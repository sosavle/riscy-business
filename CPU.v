==> flow/design.v <==
`timescale 1ns / 1ps
module CPU( 
	input [15:0] data_from_rom,  
	input reset,
	input clk,
	inout [15:0] data_ram,  
	output [5:0] address_to_rom,
	output enable_to_rom, 
	output write_enable_to_ram,  
	output [5:0] address_to_ram,
	output read_enable_to_ram,
	output enable_ram_read  
);
	localparam memInWidth = 16;
	localparam memAddrWidth = 6;
	localparam busSize = 16;
	localparam addressWidth = 4;
	localparam fsWidth = 3;
	localparam resultSourceWidth = 2;
	wire [busSize-1:0] IR;
	wire [addressWidth-1:0] DA;
	wire [addressWidth-1:0] AA;
	wire [addressWidth-1:0] BA;
	wire [memAddrWidth-1:0] PC; 
	wire [fsWidth-1:0] FS;
	wire [memInWidth-1:0] MemIn;
	wire [resultSourceWidth-1:0] resultSource;
	wire [busSize-1:0] D;
	wire [busSize-1:0] A;
	assign read_enable_to_ram = ~MW;
	assign address_to_rom = PC[memAddrWidth-1:0];
	assign write_enable_to_ram = MW;
	cpuController controller(
		.clk(clk),
		.reset(reset),
		.D(D),
		.A(A),
		.IR(data_from_rom),
		.PC(PC),
		.DA(DA),
		.AA(AA),
		.BA(BA),
		.FS(FS),
		.MB(MB),
		.resultSource(resultSource),
		.RW(RW),
		.MW(MW),
		.IL(enable_to_rom),
		.EOE(enable_ram_read)
	);
	cpuDatapath datapath(
		.clk(clk),
		.reset(reset),
		.DA(DA),
		.AA(AA),
		.BA(BA),
		.FS(FS),
		.MB(MB),
		.resultSource(resultSource),
		.RW(RW),
		.MW(MW),
		.MemInOut(data_ram),
		.PC(PC),
		.Dout(D),
		.Aout(A),
		.memAddr(address_to_ram) 
	);
endmodule
`timescale 1ns / 1ps
module cpuControlLogic(
	 input clk,
	 input reset,
    input [opcodeWidth-1:0] opcode,
	 input [rdWidth-1:0] Rd,  
	 output reg [fsWidth-1:0] FS,  
	 output reg [psWidth-1:0] PS,   
	 output reg MB,   
	 output reg [resultSourceWidth-1:0] resultSource,   
	 output reg RW,   
	 output reg MW,   
	 output reg [bcWidth-1:0] BC,   
	 output reg IL,    
	 output reg EOE  
    );
	 localparam opcodeWidth = 4;
	 localparam psWidth = 2;
	 localparam rdWidth = 4;
	 localparam fsWidth = 3;
	 localparam bcWidth = 2;
	 localparam resultSourceWidth = 2;
	 localparam S_FETCH = 0;
	 localparam S_EXECUTE = 1;
	 localparam PC_HOLD = 0;
	 localparam PC_INCREMENT = 1;
	 localparam PC_REL_JUMP = 2;
	 localparam PC_ABS_JUMP = 3;
	 localparam BC_ZERO = 0;
	 localparam BC_NZERO = 1;
	 localparam BC_ALWAYS = 3;
	 localparam SOURCE_F = 0;
	 localparam SOURCE_PC = 1;
	 localparam SOURCE_RAM = 2;
	 localparam SOURCE_IMMEDIATE = 3;
	 localparam ADD = 0;
	 localparam SUB = 1;
	 localparam AND = 2;
	 localparam OR = 3;
	 localparam XOR = 4;
	 localparam NOT = 5;
	 localparam SLA = 6;
	 localparam SRA = 7;
	 localparam LI = 8;
	 localparam LW = 9;
	 localparam SW = 10;
	 localparam BIZ = 11;
	 localparam BNZ = 12;
	 localparam JAL = 13;
	 localparam JMP = 14;
	 localparam JR_EOE = 15;
	reg S;   
	reg NS;  
	always@(posedge clk) begin
		if(reset == 1) begin
			S <= S_FETCH;
			NS <= S_EXECUTE;
			RW <= 0;
			MW <= 0;
			PS <= 0;
			IL <= 0;
			FS <= 0;
			resultSource <= 0;
			BC <= BC_ALWAYS;
			MB <= 0;
		end else begin
			PS <= {1'b0,S}; 
			FS <= 0; 
			MB <= 0; 
			resultSource <= SOURCE_F; 
			RW <= S; 
			MW <= 0;
			BC <= BC_ALWAYS;
			EOE <= 0;
			S <= NS;
			NS <= S;
			IL <= ~S;
			if(opcode <= SRA) begin
				FS <= opcode[fsWidth-1:0];
			end	
			else if(opcode == LI) begin
				MB <= 1; 
				resultSource <= SOURCE_IMMEDIATE; 
			end else if(opcode == LW) begin
				resultSource <= SOURCE_RAM;
			end else if(opcode == SW) begin
				RW <= 0;
				if(S == S_EXECUTE) begin
					MW <= 1;
				end
			end
			else if(opcode == BIZ) begin
				if(S == S_EXECUTE) begin
					PS <= PC_REL_JUMP;
					BC <= BC_ZERO;
				end else begin
					PS <= PC_HOLD;
				end
				RW <= 0;
			end else if(opcode == BNZ) begin
				if(S == S_EXECUTE) begin
					PS <= PC_REL_JUMP;
					BC <= BC_NZERO;
				end else begin
					PS <= PC_HOLD;
				end
				RW <= 0;
			end 
			else if(opcode == JAL) begin
				if(S == S_EXECUTE) begin
					PS <= PC_REL_JUMP;
				end else begin
					PS <= PC_HOLD;
				end
				resultSource <= SOURCE_PC;
			end else if(opcode == JMP) begin
				if(S == S_EXECUTE) begin
					PS <= PC_REL_JUMP;
				end else begin
					PS <= PC_HOLD;
				end
				RW <= 0;
			end else begin  
				if(Rd == 0) begin
					if(S == S_EXECUTE) begin
						PS <= PC_ABS_JUMP;
					end else begin
						PS <= PC_HOLD;
					end
				end else if(Rd == 4'hF) begin
					PS <= PC_HOLD;
					EOE <= 1;
					RW <= 0;
				end 
			end
		end
	end
endmodule
`timescale 1ns / 1ps
module cpuController(
    input clk,
	 input reset,
	 input [busSize-1:0] D,
	 input [busSize-1:0] A,
	 input [busSize-1:0] IR,
	 output [memAddrWidth-1:0] PC,
	 output [addressWidth-1:0] DA,
	 output [addressWidth-1:0] AA,
	 output [addressWidth-1:0] BA,
	 output [fsWidth-1:0] FS,
	 output MB,
	 output [resultSourceWidth-1:0] resultSource,
	 output RW,
	 output MW,
	 output IL,
	 output EOE
    );
	localparam memAddrWidth = 6;
	localparam busSize = 16;
	localparam addressWidth = 4;
	localparam opcodeWidth = 4;
	localparam fsWidth = 3;
	localparam psWidth = 2;
	localparam bcWidth = 2;
	localparam resultSourceWidth = 2;
	reg controlState;
	wire [opcodeWidth-1:0] opcode;
	wire [psWidth-1:0] PS;
	wire [bcWidth-1:0] BC;
	instructionRegister instruction(
		.clk(clk),
		.reset(reset),
		.IL(IL),
		.IR(IR),
		.opcode(opcode),
		.DA(DA),
		.AA(AA),
		.BA(BA)
	 );
	 cpuControlLogic control(
		 .clk(clk),
		 .reset(reset),
		 .opcode(opcode),
		 .Rd(DA),
		 .FS(FS),
		 .PS(PS),
		 .MB(MB),
		 .resultSource(resultSource),
		 .RW(RW),
		 .MW(MW),
		 .BC(BC),
		 .IL(IL),
		 .EOE(EOE)
    );
	programCounter progCount(
	 .clk(clk),
    .reset(reset),
	 .BC(BC), 	
    .PS(PS), 
	 .D(D), 
	 .A(A),
	 .AA(AA), 
	 .BA(BA), 
    .instructionAddress(PC)
    );
endmodule
`timescale 1ns / 1ps
module cpuDatapath(
    input clk,
	 input reset,
	 input [addressWidth-1:0] DA,
	 input [addressWidth-1:0] AA,
	 input [addressWidth-1:0] BA,
	 input [fsWidth-1:0] FS,
	 input MB,
	 input [resultSourceWidth-1:0] resultSource,
	 input RW,
	 input MW,
	 inout [memInWidth-1:0] MemInOut,
	 input [memAddressWidth-1:0] PC,
	 output [busSize-1:0] Dout,  
	 output [busSize-1:0] Aout,  
	 output [memAddressWidth-1:0] memAddr 
    );
	localparam busSize = 16;
	localparam addressWidth = 4;
	localparam opcodeWidth = 4;
	localparam memInWidth = 16;
	localparam fsWidth = 3;
	localparam resultSourceWidth = 2;
	localparam memAddressWidth = 6;
	localparam SOURCE_F = 0;
	localparam SOURCE_PC = 1;
	localparam SOURCE_RAM = 2;
	localparam SOURCE_IMMEDIATE = 3;
	 wire [busSize-1:0] Bout;
	 wire [busSize-1:0] inT = MB? BA : Bout;
	 wire [busSize-1:0] F;
	 reg [busSize-1:0] result;
	 assign memAddr = Aout[memAddressWidth-1:0];
	 assign MemInOut = MW? Bout : {(memInWidth){1'bZ}} ;
	 always @(negedge clk) begin
		case(resultSource)
			SOURCE_F: result <= F;
			SOURCE_PC: result <= (PC + 1); 
			SOURCE_RAM: result <= MemInOut;
			default: result <= { {busSize/2{AA[addressWidth-1]}}, AA, BA};
		endcase
	 end 
	 registerFile regFile(
		 .clk(clk),
		 .reset(reset),
		 .DA(DA),
		 .result(result), 
		 .AA(AA),
		 .BA(BA),
		 .RW(RW),
		 .Aout(Aout),
		 .Bout(Bout),
		 .Dout(Dout)
	 );
	 functionalUnit fUnit(
		 .inS(Aout), 
		 .inT(inT), 
		 .FS(FS),
		 .F(F)
	 );
endmodule
`timescale 1ns / 1ps
module functionalUnit(
	 input signed [inputWidth-1:0] inS,  
	 input signed [inputWidth-1:0] inT,  
	 input [fselectWidth-1:0] FS, 		 
	 output [outputWidth-1:0] F   		 
	);
	localparam inputWidth = 16;
	localparam outputWidth = 16;
	localparam fselectWidth = 3;
	localparam ADD = 3'b000;
	localparam SUB = 3'b001;
	localparam AND = 3'b010;
	localparam OR = 3'b011;
	localparam XOR = 3'b100;
	localparam NOT = 3'b101;
	localparam SLA = 3'b110;
	localparam SRA = 3'b111;
	reg [outputWidth:0] tempResult ;
	always@(inS, inT, FS) begin
		case(FS)
			ADD:  
				 tempResult <= inS + inT;
			SUB:
				 tempResult <= inS - inT;
			AND:
				 tempResult <= inS & inT;
			OR:
				 tempResult <= inS | inT;
			XOR:
				 tempResult <= inS ^ inT;
			NOT:
				 tempResult <=  ~inS;
			SLA:
				 tempResult <= inS <<< 1;
			SRA:
				 tempResult <= inS >>> 1;
			default:
				 tempResult <= {(outputWidth+1){1'b0}};
		endcase
	end
	assign F = tempResult[outputWidth-1:0];
endmodule
`timescale 1ns / 1ps
module instructionRegister(
    input clk,
    input reset,
    input IL,  
	 input [instructionWidth-1:0] IR,  
    output reg [opcodeBegin:opcodeEnd] opcode,
	 output reg [dBegin:dEnd] DA,
	 output reg [aBegin:aEnd] AA,
	 output reg [bBegin:bEnd] BA
    );
	localparam instructionWidth = 16;
	localparam opcodeBegin = 15;
	localparam opcodeEnd = 12;
	localparam dBegin = 11;
	localparam dEnd = 8;
	localparam aBegin = 7;
	localparam aEnd = 4;
	localparam bBegin = 3;
	localparam bEnd = 0;
	reg [instructionWidth-1:0] currentInstruction;
	always @(negedge clk) begin
		if(reset == 1) begin
			opcode <= 0;
			DA <= 0;
			AA <= 0;
			BA <= 0;
		end 
		else if(IL == 1) begin
			opcode <= IR[opcodeBegin:opcodeEnd];
			DA <= IR[dBegin:dEnd];
			AA <= IR[aBegin:aEnd];
			BA <= IR[bBegin:bEnd];
		end else begin
			opcode <= opcode;
			DA <= DA;
			AA <= AA;
			BA <= BA;
		end
	end
endmodule
`timescale 1ns / 1ps
module programCounter(
	 input clk,
    input reset,
	 input [bcWidth-1:0] BC, 	 
    input [psWidth-1:0] PS,  
	 input [dWidth-1:0] D,  
	 input [aWidth-1:0] A,  
	 input [aaWidth-1:0] AA,  
	 input [baWidth-1:0] BA,  
    output reg [memInWidth-1:0] instructionAddress
    );
	localparam psWidth = 2;
	localparam offsetWidth = 8;
	localparam jumpAddressWidth = 4;
	localparam memInWidth = 6;
	localparam dWidth = 16;
	localparam aaWidth = 4;
	localparam baWidth = 4;
	localparam aWidth = 16;
	localparam bcWidth = 2;
	localparam PC_HOLD = 0;
	localparam PC_INCREMENT = 1;
	localparam PC_REL_JUMP = 2;
	localparam PC_ABS_JUMP = 3;
	localparam BC_ZERO = 0;
	localparam BC_NZERO = 1;
	localparam BC_ALWAYS = 3;
	wire signed [offsetWidth-1:0] offset = {AA, BA};
	always@(posedge clk) begin
		if(reset == 1) begin
			instructionAddress <= 0;  
		end 
		else begin
			instructionAddress <= instructionAddress + 1;
			if (BC == BC_ALWAYS || BC == (|D)) begin
				case(PS)
					PC_REL_JUMP:
						instructionAddress <= instructionAddress + offset + 1;
					PC_ABS_JUMP:
						instructionAddress <= A[memInWidth-1:0];
					PC_HOLD:
						instructionAddress <= instructionAddress;
				endcase	
			end
		end
	end
endmodule
`timescale 1ns / 1ps
module registerFile(
	 input clk,
	 input reset,
    input [addressWidth-1:0] DA,  
	 input [registerDataWidth-1:0] result,  
    input [addressWidth-1:0] AA,  
    input [addressWidth-1:0] BA,  
	 input RW,  
    output reg [registerDataWidth-1:0] Aout,
    output reg [registerDataWidth-1:0] Bout,
	 output reg [registerDataWidth-1:0] Dout
    );
	localparam addressWidth = 4;
	localparam numRegisters = 2**addressWidth;
	localparam registerDataWidth = 16;
	localparam READ = 1'b0;
	localparam WRITE = 1'b1;
	reg [numRegisters-1:0] userRegisters[registerDataWidth-1:0];
	integer i;  
	always@(posedge clk) begin
		if(reset == 1) begin
			for(i=0; i<numRegisters; i=i+1) begin
				userRegisters[i] <= i;  
			end
		end
		if(RW == READ) begin
			Aout <= userRegisters[AA];
			Bout <= userRegisters[BA];
			Dout <= userRegisters[DA];
		end else if(reset == 0) begin
			userRegisters[DA] <= result;
		end
	end
endmodule
=== Reports on CPU ===
What the tools print for CPU, step after step.
Line numbers count from 1 in the design file above.
Operators carry their Yosys type and port widths (W data, S select, Z words).
Library cell names are shortened.
A cell with - has no value.

* Top: CPU
* Clock port: clk
* Cell library: sky130hd
* Timing corner: tt_025C_1v80

=== Word-level counts ===
Counts by Yosys on the flattened word-level netlist (proc, flatten, opt, wreduce; memories kept). Register bits leave out memories and registers merged into their read ports (data or address). Print and check cells are left out.
Yosys's memory passes give these memory sizes; they may raise the number of words (mostly to a power of two), join words into wider ones and drop unused or constant bits.

* Register bits: 54
* Latch bits: 0
* Cells after elaboration: 117
* Memories: 1
* Memory bits (writable): 256
* Memory bits (read-only): 0

{| class="wikitable"
|+ Memories
! name !! words !! width !! RTL line !! text
|-
| datapath.regFile.userRegisters || 16 || 16 || 487 || <nowiki>reg [numRegisters-1:0] userRegisters[registerDataWidth-1:0];</nowiki>
|}

* Multiplexer cells: 48
* Add/sub/neg operators: 5
* Bitwise operators: 8
* Multipliers: 0
* Magnitude comparators: 1
* Reductions and logical operators: 14
* Equality and inequality tests: 22
* Divide/modulo/power cells: 0
* Shift operators: 0

{| class="wikitable"
|+ Operator list
! cell !! count
|-
| $pmux W16 S8 || 1
|-
| $mux W16 || 4
|-
| $pmux W16 S3 || 1
|-
| $eq A4 B4 Y1 const B || 8
|-
| $mux W2 || 13
|-
| $mux W1 || 25
|-
| $pmux W6 S3 || 1
|-
| $add A16 B16 Y16 || 1
|-
| $sub A16 B16 Y16 || 1
|-
| $and A16 B16 Y16 || 1
|-
| $or A16 B16 Y16 || 1
|-
| $xor A16 B16 Y16 || 1
|-
| $not A16 Y16 || 1
|-
| $reduce_or A16 Y1 || 1
|-
| $eq A3 B3 Y1 const B || 4
|-
| $reduce_or A5 Y1 || 2
|-
| $reduce_or A9 Y1 || 1
|-
| $eq A2 B2 Y1 const B || 4
|-
| $mux W4 || 2
|-
| $add A6 B1 Y7 const B || 1
|-
| $eq A3 B2 Y1 const B || 2
|-
| $add A6 B1 Y6 const B || 1
|-
| $add A6 B6 Y6 || 1
|-
| $mux W6 || 1
|-
| $not A1 Y1 || 4
|-
| $logic_not A2 Y1 || 2
|-
| $reduce_or A2 Y1 || 2
|-
| $le A4 B3 Y1 const B || 1
|}

Not listed: further kinds 8, cells in them 10.

=== Logic depth ===
Depth = most cells in a row (Yosys ltp): at word level without a register or memory, in the mapped netlist without a sequential cell, where the memories' decode and read muxes count.

* Depth after elaboration: 11
* ABC_AREA: 0
* Gate-level depth with buffers: 16
* Depth with buffers taken out: 14

=== Netlist ===
The flow's flattened synthesis, as Yosys stat reports it; memories are mapped. The netlist is that of the ABC_AREA named above (0 if unset); the other value can give another one.

{| class="wikitable"
|+ Cells by type
! cell !! count
|-
| edfxtp_1 || 305
|-
| mux4_2 || 244
|-
| and2_1 || 226
|-
| dfxtp_1 || 54
|-
| ha_1 || 53
|-
| clkbuf_1 || 82
|-
| mux2i_1 || 29
|-
| o21ai_0 || 53
|-
| nor2_1 || 61
|-
| xnor2_1 || 25
|-
| a21oi_1 || 40
|-
| inv_1 || 52
|-
| nand2b_1 || 29
|-
| nand2_1 || 47
|-
| or3_1 || 27
|-
| buf_2 || 24
|-
| buf_1 || 23
|-
| a211oi_1 || 11
|}

Other cell types: 54; their cells: 196.

* Mapped cells: 1581
* Cell area after synthesis: 0.0217947 sq mm
* Mapped flip-flops: 359
* Area of sequential cells: 0.0102398 sq mm

The figures by module come from a second, unflattened synthesis with its own total; it is not the netlist above.

* Cell total of the unflattened synthesis: 1700
* Area (unflattened synthesis): 0.0220949 sq mm

Rows give one instance, submodules left out.

{| class="wikitable"
|+ By module
! module !! instances !! cells !! area (sq mm)
|-
| registerFile || 1 || 1054 || 0.0167573
|-
| functionalUnit || 1 || 336 || 0.0024536
|-
| cpuDatapath || 1 || 95 || 0.0009096
|-
| programCounter || 1 || 107 || 0.0008183
|-
| instructionRegister || 1 || 53 || 0.0005843
|-
| cpuControlLogic || 1 || 54 || 0.000568
|-
| CPU || 1 || 1 || 0.0000038
|-
| cpuController || 1 || 0 || 0
|}

## Implementation results

Design CPU on sky130hd. What follows are 2 stored runs of the flow, each under its own settings; their order means nothing. The constraints put input and output delay at 20% of the set period each and load the outputs with 0.01 pF.

=== Job 1 ===
{| class="wikitable"
! Setting !! Value
|-
| period_ns || 15.7
|-
| CORE_UTILIZATION || 67
|-
| SETUP_SLACK_MARGIN || -0.35
|-
| PLACE_DENSITY || 0.41
|-
| CORE_ASPECT_RATIO || 0.64
|-
| CELL_PAD_IN_SITES_GLOBAL_PLACEMENT || 2
|-
| GPL_TIMING_DRIVEN || 0
|-
| GPL_ROUTABILITY_DRIVEN || 0
|-
| CAP_MARGIN || 20
|-
| CORE_MARGIN || 2
|-
| SLEW_MARGIN || 20
|}
Not finished: placement ended with error GPL-0301.

=== Job 2 ===
{| class="wikitable"
! Setting !! Value
|-
| period_ns || 13.6
|-
| CORE_UTILIZATION || 66
|-
| PLACE_DENSITY_LB_ADDON || 0.17
|-
| CORE_MARGIN || 4
|-
| CELL_PAD_IN_SITES_GLOBAL_PLACEMENT || 3
|-
| CELL_PAD_IN_SITES_DETAIL_PLACEMENT || 0
|-
| TNS_END_PERCENT || 30
|-
| GPL_ROUTABILITY_DRIVEN || 0
|-
| CAP_MARGIN || 20
|-
| SLEW_MARGIN || 20
|}
Not finished: placement ended with error FLW-0024.
